==> flow/design.v <==
module ALU(
    input[2:0] select_mode,
    input[3:0] A,
    input[3:0] B,
    input clk,
    output reg[3:0] Y,
    output reg ZF,
    output reg OF,
    output reg CF);
    wire [3:0] Y_add;
    wire ZF_add,CF_add,OF_add;
    add_module u_add_module(A,B,Y_add,ZF_add,OF_add,CF_add);
    wire [3:0] Y_sub;
    wire ZF_sub,CF_sub,OF_sub;
    sub_module u_sub_module(A,B,Y_sub,ZF_sub,OF_sub,CF_sub);
    wire [3:0] Y_not;
    not_module u_not_module(A,Y_not);
    wire [3:0] Y_and;
    and_module u_and_module(A,B,Y_and);
    wire [3:0] Y_or;
    or_module u_or_module(A,B,Y_or);
    wire [3:0] Y_xor;
    xor_module u_xor_module(A,B,Y_xor);
    wire Y_less;
    less_module u_less_module(A,B,Y_less);
    wire Y_equ;
    equal_module u_equal_module(A,B,Y_equ);
    always @(posedge clk) begin
        case(select_mode)
            3'b000: begin 
                Y<=Y_add;
                ZF<=ZF_add;
                CF<=CF_add;
                OF<=OF_add;
            end
            3'b001: begin 
                Y<=Y_sub;
                ZF<=ZF_sub;
                CF<=CF_sub;
                OF<=OF_sub;
            end
            3'b010: begin 
                Y<=Y_not;
                ZF<=1'b0;
                CF<=1'b0;
                OF<=1'b0;
            end
            3'b011: begin 
                Y<=Y_and;
                ZF<=1'b0;
                CF<=1'b0;
                OF<=1'b0;
            end
            3'b100: begin 
                Y<=Y_or;
                ZF<=1'b0;
                CF<=1'b0;
                OF<=1'b0;
            end
            3'b101: begin 
                Y<=Y_xor;
                ZF<=1'b0;
                CF<=1'b0;
                OF<=1'b0;
            end
            3'b110: begin 
                Y<={3'b000,Y_less};
                ZF<=1'b0;
                CF<=1'b0;
                OF<=1'b0;
            end
            3'b111: begin 
                Y<={3'b000,Y_equ};
                ZF<=1'b0;
                CF<=1'b0;
                OF<=1'b0;
            end
            default: begin Y <= 4'bxxx;ZF<=1'bx;OF<=1'bx;CF<=1'bx; end
        endcase
    end
endmodule
module add_module(    
    input[3:0] A,
    input[3:0] B,
    output [3:0] Y,
    output ZF,
    output OF,
    output CF);
    wire y0;
    assign {y0,Y} = {1'b0,A} + {1'b0,B};
    assign ZF = (Y == 4'b0000)? 1 : 0;
    assign OF = (A[3] != B[3])?0:
                (A[3] == Y[3])?0:1;
    assign CF = (y0==1'b1)?1:0;
endmodule
module sub_module(
    input[3:0] A,
    input[3:0] B,
    output[3:0] Y,
    output ZF,
    output OF,
    output CF);
    assign Y = A - B;
    assign ZF = (Y == 4'b0000);
    assign CF = (A < B);   
    assign OF = (A[3] != B[3]) && (A[3] != Y[3]);   
endmodule
module not_module(    
    input[3:0] A,
    output[3:0] Y);
    assign Y = ~A;
endmodule
module and_module(    
    input[3:0] A,
    input[3:0] B,
    output[3:0] Y);
    assign Y = A & B;
endmodule
module or_module(    
    input[3:0] A,
    input[3:0] B,
    output[3:0] Y);
    assign Y = A | B;
endmodule
module xor_module(    
    input[3:0] A,
    input[3:0] B,
    output[3:0] Y);
    assign Y = A ^ B;
endmodule
module less_module(    
    input[3:0] A,
    input[3:0] B,
    output Y);
    assign Y = $signed(A) < $signed(B);
endmodule
module equal_module(    
    input[3:0] A,
    input[3:0] B,
    output Y);
    assign Y = (A == B);
endmodule
* Step by step through the tools: ALU
The steps from the RTL of ALU to its reports follow in flow order. Line numbers count from 1 in the design file above. Library cell names are shortened. The mark n/a stands for no value.
Design: design top ALU, clock clk, standard-cell library sky130hd, timing corner tt_025C_1v80

* Word-level counts
Source: Yosys, flattened and elaborated, memories not mapped. Widths are those after wreduce; folded enables and synchronous resets count as part of the registers. Registers that Yosys merges into a memory's read port (data or address) are not register bits. Print and check cells do not count.
Storage and ports: bits in registers 7, latch bits 0, memory bits (writable) 0, bits in read-only memories 0, clocked read ports x word width 0, memories 0, input port bits 12, output and inout bits 7, word-level cells 36
Cells by class: $add $sub $neg 2, multiply operators 0, div/mod/pow operators 0, $lt $le $gt $ge 2, equal/unequal tests 11, shift-type cells 0, muxes and demuxes 8, bitwise logic cells 4, reduce/logical cells 5
Operator list (count):
- case mux 4 bit (select 8 bit) | 1
- equality test 3 bit (second input constant) | 4
- case mux 1 bit (select 3 bit) | 3
- less-than comparator 4 bit | 2
- logical NOT 4 bit | 2
- equality test 3 x 2 -> 1 bit (second input constant) | 2
- OR reduction 6 bit | 1
- adder 4 x 4 -> 5 bit | 1
- subtractor 4 bit | 1
- equality test 4 bit | 1
- bitwise AND 4 bit | 1
- OR 4 bit | 1
- bitwise XOR 4 bit | 1
- NOT 4 bit | 1
- two-way mux 1 bit | 4
- equality test 3 x 1 -> 1 bit (second input constant) | 1
- logical NOT 3 bit | 1
- inequality test 1 bit | 2
- equality test 1 bit | 1
- logical AND 1 bit | 1

* Depth
Longest topological path by Yosys (ltp), each cell counted once; first at word level (registers and memories cut), then after technology mapping (sequential cells cut; the memories' decode and read muxes count).
Logic depth: depth after elaboration 5, ABC_AREA 0, mapped depth 8, mapped depth without buffers 8

* Netlist
Yosys stat after the flow's synthesis: flattened, memories mapped to cells. It holds for the ABC_AREA given above (unset counts as 0); a run with the other value may have another netlist.
Mapped netlist: cells in the netlist 109, cell area after synthesis 0.0008408 mm2, sequential area 0.0001401 mm2, mapped flip-flops 7, buffer cells 6
Cell types:
- ha_1 | count 12, area in all 150.144 um2
- dfxtp_1 | count 7, area in all 140.134 um2
- a21oi_1 | count 10, area in all 50.048 um2
- inv_1 | count 12, area in all 45.043 um2
- fa_1 | count 2, area in all 40.038 um2
- nor2_1 | count 8, area in all 30.029 um2
- nand2b_1 | count 4, area in all 25.024 um2
- buf_6 | count 2, area in all 22.522 um2
- nand2_1 | count 6, area in all 22.522 um2
- buf_2 | count 4, area in all 20.019 um2
- nand3_1 | count 4, area in all 20.019 um2
- a211o_1 | count 2, area in all 17.517 um2
- xnor2_1 | count 2, area in all 17.517 um2
- xor2_1 | count 2, area in all 17.517 um2
- o21ai_0 | count 3, area in all 15.014 um2
- a31oi_1 | count 2, area in all 12.512 um2
- nor2b_1 | count 2, area in all 12.512 um2
- nor4_1 | count 2, area in all 12.512 um2
Other cell types: 21; their cells: 23. By module: a second synthesis without flattening, with its own total; a netlist apart from the flattened one above.
Unflattened totals: cell total of the unflattened synthesis 112, area total of the unflattened synthesis 0.0010623 mm2
Rows give one instance, submodules left out.
By module:
- ALU | times used 1, cells 35, area 0.0004579 mm2, seq. area 0.0001401 mm2
- sub_module | times used 1, cells 25, area 0.0001852 mm2, seq. area 0 mm2
- add_module | times used 1, cells 19, area 0.0001814 mm2, seq. area 0 mm2
- less_module | times used 1, cells 12, area 0.0000901 mm2, seq. area 0 mm2
- equal_module | times used 1, cells 5, area 0.0000475 mm2, seq. area 0 mm2
- xor_module | times used 1, cells 4, area 0.000035 mm2, seq. area 0 mm2
- and_module | times used 1, cells 4, area 0.000025 mm2, seq. area 0 mm2
- or_module | times used 1, cells 4, area 0.000025 mm2, seq. area 0 mm2
- not_module | times used 1, cells 4, area 0.000015 mm2, seq. area 0 mm2

* Worst setup path after synthesis
OpenSTA on the mapped netlist: ideal clock, no wires. The path of least setup slack (recovery checks aside). Input and output delay are each 20% of the period. Register names are those of the netlist, which keeps one name where synthesis merged equal registers.
Path post-synthesis: kind input-to-reg, from input A[0], to register Y[0], clock period 2.18 ns, external input delay 0.436 ns, setup time 0.060 ns, time at the first pin 0.436 ns, arrival 1.925 ns, required time 2.120 ns, slack 0.195 ns, path delay 1.549 ns, stages 8, path buffers 0, period reached after synthesis 1.985 ns
"path delay" is the arrival time less input delay plus setup time. "stages": output pins that drive a net of the path, with the launching flip-flop's if there is one; two outputs of one cell count as two. "period reached after synthesis" is the clock period less the worst setup slack; recovery checks do not enter. This is arithmetic on one report: input and output delays are still those of the set period (20% each). Between the ends stands the longest chain of elaborated cells between them, by number of cells; it is not shown to be the way that was timed. Of several equally long chains one is given. Each line given opens the expression or statement behind the cell; cells for indexed reads and writes are added by Yosys, which also makes memories of some case tables. A register here has more assigning lines than the two given.
Between the ends, post-synthesis: cell sequence inv_1 ha_1 inv_1 fa_1 nor2b_1 or4_1 a211o_1 nand3_2, length of the longest elaborated chain 2, elaborated cells on any way between the ends 9, source lines of those cells 9, classes of those cells add/sub (2); compare (1); eq/ne (1); mux (1); logic (4)
Ends and longest elaborated chain, post-synthesis:
- from (decl) | RTL line 3 | input[3:0] A,
- less-than comparator 4 bit | RTL line 135 | assign Y = $signed(A) < $signed(B);
- case mux 4 bit (select 8 bit) | RTL line 29 | case(select_mode)
- to (assign) | RTL line 31 | Y<=Y_add;
- to (assign) | RTL line 37 | Y<=Y_sub;
- to (decl) | RTL line 6 | output reg[3:0] Y,

* Worst path after layout
Path of least setup slack in the final report of run 1 (OpenROAD, finished layout, wires in). Where an end is a register, its clock arrival counts in the times.
Path after layout: kind input-to-reg, from input A[0], to register Y[0], clock period 1.47 ns, external input delay 0.29 ns, setup time 0.05 ns, time at the first pin 0.29 ns, arrival 1.94 ns, required time 1.67 ns, slack -0.27 ns, stages 9, path buffers 1
Between the ends stands the longest chain of elaborated cells between them, by number of cells; it is not shown to be the way that was timed. Of several equally long chains one is given. A register here has more assigning lines than the two given.
Between the ends, after layout: cell sequence buf_12 inv_12 ha_4 inv_2 fa_2 nor2b_4 or4_1 a211o_1 nand3_2, length of the longest elaborated chain 2, elaborated cells on any way between the ends 9, source lines of those cells 9, classes of those cells add/sub (2); compare (1); eq/ne (1); mux (1); logic (4)
Ends and longest elaborated chain, after layout:
- from (decl) | RTL line 3 | input[3:0] A,
- less-than comparator 4 bit | RTL line 135 | assign Y = $signed(A) < $signed(B);
- case mux 4 bit (select 8 bit) | RTL line 29 | case(select_mode)
- to (assign) | RTL line 31 | Y<=Y_add;
- to (assign) | RTL line 37 | Y<=Y_sub;
- to (decl) | RTL line 6 | output reg[3:0] Y,

Data sheet: physical implementation of ALU

Design ALU on sky130hd. What follows are 2 stored runs of the flow, each under its own settings; their order means nothing. The constraints put input and output delay at 20% of the set period each and load the outputs with 0.01 pF.
[run 1] settings: period_ns=1.47, CORE_UTILIZATION=58, SETUP_SLACK_MARGIN=-0.08, PLACE_DENSITY_LB_ADDON=0.24, GPL_TIMING_DRIVEN=0, CTS_CLUSTER_SIZE=26, SLEW_MARGIN=0, CAP_MARGIN=20, CORE_MARGIN=2
[run 1] result: chip area after synthesis (Yosys) 0.0008408 mm2, die area 0.0017703 mm2, standard-cell area of the final layout 0.0012012 mm2, worst setup slack after layout -0.268 ns, total negative slack -0.914 ns, worst hold slack 0.507 ns
[run 2] settings: period_ns=2.0, CORE_UTILIZATION=23, PLACE_DENSITY_LB_ADDON=0.29, CORE_ASPECT_RATIO=1.27, CORE_MARGIN=5, CELL_PAD_IN_SITES_GLOBAL_PLACEMENT=0, CAP_MARGIN=0, SLEW_MARGIN=35
[run 2] result: chip area after synthesis (Yosys) 0.0008408 mm2, die area 0.0049733 mm2, standard-cell area of the final layout 0.0014076 mm2, worst setup slack after layout 0.048 ns, total negative slack 0.000 ns, worst hold slack 0.705 ns
